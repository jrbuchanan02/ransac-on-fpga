==> flow/design.v <==
`timescale 1ns / 1ps
module lfsr#(
    parameter int unsigned register_width = 64,
    parameter int unsigned window_width = register_width / 2,
    parameter int unsigned window_start = register_width / 4,
    parameter bit [register_width-1:0] polynomial = 64'hD800_0000_0000_0000,
    parameter bit [register_width-1:0] start_value = 64'h1234_5678_9ABC_DEF0,
    parameter bit reset_polarity = 1)(
    input logic clock,
    input logic reset,
    output logic [window_width-1:0] random
    );
    logic [register_width-1:0] lfsr_value;
    assign random = lfsr_value[window_start+:window_width];
    logic shift_bit;
    always_comb begin : find_shift_bit
        shift_bit = 1;
        for (int unsigned i = 0; i < register_width; i++) begin
            if (polynomial[i]) begin
                shift_bit = shift_bit ~^ lfsr_value[i];
            end
        end
    end : find_shift_bit
    always_ff @(posedge clock) begin 
        if (reset == reset_polarity || lfsr_value == '1 || lfsr_value == '0) begin
            lfsr_value <= start_value;
        end else begin
            lfsr_value[1+:register_width-1] = lfsr_value;
            lfsr_value[0] = shift_bit;
        end
    end
endmodule : lfsr
Tool chain data of lfsr
What the tools print for lfsr, step after step.
Line numbers count from 1 in the design file above.
Library cell names are shortened.
The mark -- stands for no value.
- top module: lfsr
- clock port: clock
- standard-cell library: sky130hd
- corner: tt_025C_1v80

After elaboration
Counts by Yosys on the flattened word-level netlist (proc, flatten, opt, wreduce; memories kept). Register bits leave out memories and registers merged into their read ports (data or address); mux counts leave out enables and synchronous resets folded into registers. Print and check cells are left out. Cells with the same type and inputs are merged into one.
- bitwise operators: 3
- noted reductions and logical operators: 3
- eq/ne operators: 1
- operators by type and width (kind ; number):
    equality test 64 bit (second input constant) ; 1
    zero test 64 bit ; 1
    XNOR 1 bit ; 3
    logical OR 1 bit ; 2
- output and inout bits: 32
- noted input port bits: 2
- cells after elaboration at 9
- register bits after elaboration at 64

Depth
Longest topological path by Yosys (ltp), each cell counted once; first at word level (registers and memories cut), then after technology mapping (sequential cells cut; the memories' decode and read muxes count).
- depth after elaboration: 3
- ABC_AREA at 0
- mapped depth: 6

After synthesis
The flow's flattened synthesis, as Yosys stat reports it; memories are mapped. The netlist is that of the ABC_AREA named above (0 if unset); the other value can give another one.
Totals and module areas in this step are rounded.
- sequential part of the area: 1281 µm²
- noted flip-flops: 64
- noted cells in the netlist: 215
- noted mapped area: 2380 µm²
- cell types (cell ; number ; area in all (µm²)):
    dfxtp_1 ; 64 ; 1.28E+03
    buf_4 ; 32 ; 240.23
    and2_1 ; 31 ; 193.936
    nand3b_2 ; 14 ; 157.651
    nand3b_1 ; 18 ; 135.13
    nand4_1 ; 20 ; 125.12
    nor4_1 ; 20 ; 125.12
    buf_6 ; 3 ; 33.782
    xnor2_1 ; 3 ; 26.275
    clkbuf_1 ; 5 ; 18.768
    buf_8 ; 1 ; 15.014
    a41oi_1 ; 1 ; 8.758
    or4_1 ; 1 ; 7.507
    and3_1 ; 1 ; 6.256
    buf_2 ; 1 ; 5.005

Timing after synthesis
Source: OpenSTA report_checks on the synthesized netlist (no wires, ideal clock, input and output delay 20% of the period each), path of least setup slack; recovery checks are left aside. Register names are those of the netlist, which keeps one name where synthesis merged equal registers.
- kind: flip-flop to flip-flop
- start point: register lfsr_value[40]
- end point: register lfsr_value[10]
- path delay at 1.600 ns
- slack: 0.190 ns
- noted stages: 7
- noted data required time: 1.728 ns
- noted time at the first pin: 0.000 ns
- noted arrival time: 1.538 ns
- clock period: 1.79 ns
- noted synthesis period reached: 1.6 ns
"path delay" is the arrival time less input delay plus setup time.
"stages" counts driving pins, that of a launching flip-flop among them; a cell with two outputs on the path counts twice.
"synthesis period reached" is the clock period less the worst setup slack; recovery checks do not enter. This is arithmetic on one report: input and output delays are still those of the set period (20% each).
The rows between start and end are the longest chain of elaborated cells between them; the timing report does not say that the signal goes this way. Where chains are equally long, one stands for them.
A line is the first line of the expression or statement that the cell stems from. Yosys adds cells for indexed reads and writes and turns some case tables into memories.
- path through: dfxtp_1 nor4_1 nand4_1 or4_1 buf_6 buf_8 nand3b_2
- length of the longest elaborated chain: 3
- elaborated cells on any way between the ends: 4
- classes of those cells: eq/ne: 1; reduce/logical: 3
- ends and longest elaborated chain, after synthesis (item ; RTL line ; source):
    start: declaration ; 13 ; logic [register_width-1:0] lfsr_value;
    start: assignment ; 26 ; lfsr_value <= start_value;
    start: assignment ; 28 ; lfsr_value[1+:register_width-1] = lfsr_value;
    equality test 64 bit ; 25 ; if (reset == reset_polarity || lfsr_value == '1 || lfsr_value == '0) begin
    logical OR 1 bit x2 ; 25 ;
    end: assignment ; 26 ;
    end: assignment ; 28 ;
    end: declaration ; 13 ;

Worst path after layout
From the final timing report of stored run 1: the path of least setup slack in the routed layout; clock arrival at registers is part of the times.
- kind: flip-flop to flip-flop
- start point: register lfsr_value[0]
- end point: register lfsr_value[52]
- clock period: 1.07 ns
- noted arrival time: 2.09 ns
- slack: -0.75 ns
- noted stages: 6
- noted time at the first pin: 0.34 ns
- noted data required time: 1.34 ns
The rows between start and end are the longest chain of elaborated cells between them; the timing report does not say that the signal goes this way. Where chains are equally long, one stands for them.
- path through: dfxtp_1 nor4_1 nand4_1 or4_4 buf_8 nand3b_1
- length of the longest elaborated chain: 3
- elaborated cells on any way between the ends: 4
- classes of those cells: eq/ne: 1; reduce/logical: 3
- ends and longest elaborated chain, after layout (item ; RTL line ; source):
    start: declaration ; 13 ; logic [register_width-1:0] lfsr_value;
    start: assignment ; 26 ; lfsr_value <= start_value;
    start: assignment ; 29 ; lfsr_value[0] = shift_bit;
    equality test 64 bit ; 25 ; if (reset == reset_polarity || lfsr_value == '1 || lfsr_value == '0) begin
    logical OR 1 bit x2 ; 25 ;
    end: assignment ; 26 ;
    end: assignment ; 28 ; lfsr_value[1+:register_width-1] = lfsr_value;
    end: declaration ; 13 ;

Subject: flow runs of lfsr

Hi,

Design lfsr on sky130hd. What follows are 2 stored runs of the flow, each under its own settings; their order means nothing. The constraints put input and output delay at 20% of the set period each and load the outputs with 0.01 pF.
"achieved period": clock period set for the run, less the worst setup slack. It is reckoned from that one timing run; input and output delays stay at 20% of the period that was set.
"worst setup path time" is the time allowed to the run's worst setup path (the clock period less input and output delay, where it has them) less its slack. Clock arrival times count: a late capture clock shortens it, a late launch clock lengthens it.
"power": no workload was simulated; the value follows from the tool's default switching activity.
Values from the reports are rounded here.

Stored run 1

==> flow/run.sh <==
#!/bin/bash
# the make line also repeats the synthesis and layout settings of config.mk as NAME=value (left out here)
make -C /OpenROAD-flow-scripts/flow DESIGN_CONFIG=/design/flow/config.mk WORK_HOME=/design/flow/orfs CLKGATE_MAP_FILE= finish
==> flow/config.mk <==
export PLATFORM = sky130hd
export DESIGN_NAME = lfsr
export DESIGN_NICKNAME = lfsr
export VERILOG_FILES = /design/flow/design.v
export SDC_FILE = /design/flow/constraint.sdc
export NUM_CORES = 4
export LEC_CHECK = 0
export CAP_MARGIN = 35
export CELL_PAD_IN_SITES_DETAIL_PLACEMENT = 0
export CELL_PAD_IN_SITES_GLOBAL_PLACEMENT = 0
export CORE_MARGIN = 9
export CORE_UTILIZATION = 31
export CTS_CLUSTER_DIAMETER = 102
export GPL_TIMING_DRIVEN = 1
export HOLD_SLACK_MARGIN = 0.21
export MIN_ROUTING_LAYER = met2
export PLACE_DENSITY_LB_ADDON = 0.21
export SETUP_SLACK_MARGIN = 0.16
export SLEW_MARGIN = 20
export TNS_END_PERCENT = 40
==> flow/constraint.sdc <==
create_clock -name core_clock -period 1.07 [get_ports {clock}]
set_input_delay 0.2140 -clock core_clock [delete_from_list [all_inputs] [get_ports {clock}]]
set_output_delay 0.2140 -clock core_clock [all_outputs]
set_load 0.01 [all_outputs]

Measured in stored run 1:
- standard-cell area after routing: 3681 µm²
- power at 5459 µW
- achieved period: 1.820 ns
- smallest setup slack at -0.750 ns
- total die area: 11150 µm²
- chip area after synthesis (Yosys) at 2380 µm²
- noted the utilization of the finished layout: 49.9%
- noted the total negative slack on setup checks: -44.02 ns
- lowest hold slack at 0.494 ns
- noted the worst setup path time: 1.82 ns
- worst setup path kind: flip-flop to flip-flop

Stored run 2

==> flow/run.sh <==
#!/bin/bash
# the make line also repeats the synthesis and layout settings of config.mk as NAME=value (left out here)
make -C /OpenROAD-flow-scripts/flow DESIGN_CONFIG=/design/flow/config.mk WORK_HOME=/design/flow/orfs CLKGATE_MAP_FILE= finish
==> flow/config.mk <==
export PLATFORM = sky130hd
export DESIGN_NAME = lfsr
export DESIGN_NICKNAME = lfsr
export VERILOG_FILES = /design/flow/design.v
export SDC_FILE = /design/flow/constraint.sdc
export NUM_CORES = 4
export LEC_CHECK = 0
export ABC_AREA = 0
export CAP_MARGIN = 35
export CELL_PAD_IN_SITES_DETAIL_PLACEMENT = 1
export CELL_PAD_IN_SITES_GLOBAL_PLACEMENT = 2
export CORE_ASPECT_RATIO = 1.23
export CORE_MARGIN = 2
export CORE_UTILIZATION = 31
export GPL_TIMING_DRIVEN = 1
export MAX_ROUTING_LAYER = met5
export PLACE_DENSITY_LB_ADDON = 0.07
export SETUP_SLACK_MARGIN = -0.0
export SLEW_MARGIN = 40
export TNS_END_PERCENT = 95
==> flow/constraint.sdc <==
create_clock -name core_clock -period 1.03 [get_ports {clock}]
set_input_delay 0.2060 -clock core_clock [delete_from_list [all_inputs] [get_ports {clock}]]
set_output_delay 0.2060 -clock core_clock [all_outputs]
set_load 0.01 [all_outputs]

Measured in stored run 2:
- noted the utilization of the finished layout: 52.8%
- total die area: 8397 µm²
- power at 5866 µW
- standard-cell area after routing: 3954 µm²
- noted the worst setup path time: 1.86 ns
- worst setup path kind: flip-flop to flip-flop
- achieved period: 1.860 ns
- lowest hold slack at 0.479 ns
- smallest setup slack at -0.830 ns
- chip area after synthesis (Yosys) at 2380 µm²
- noted the total negative slack on setup checks: -54.25 ns

Regards
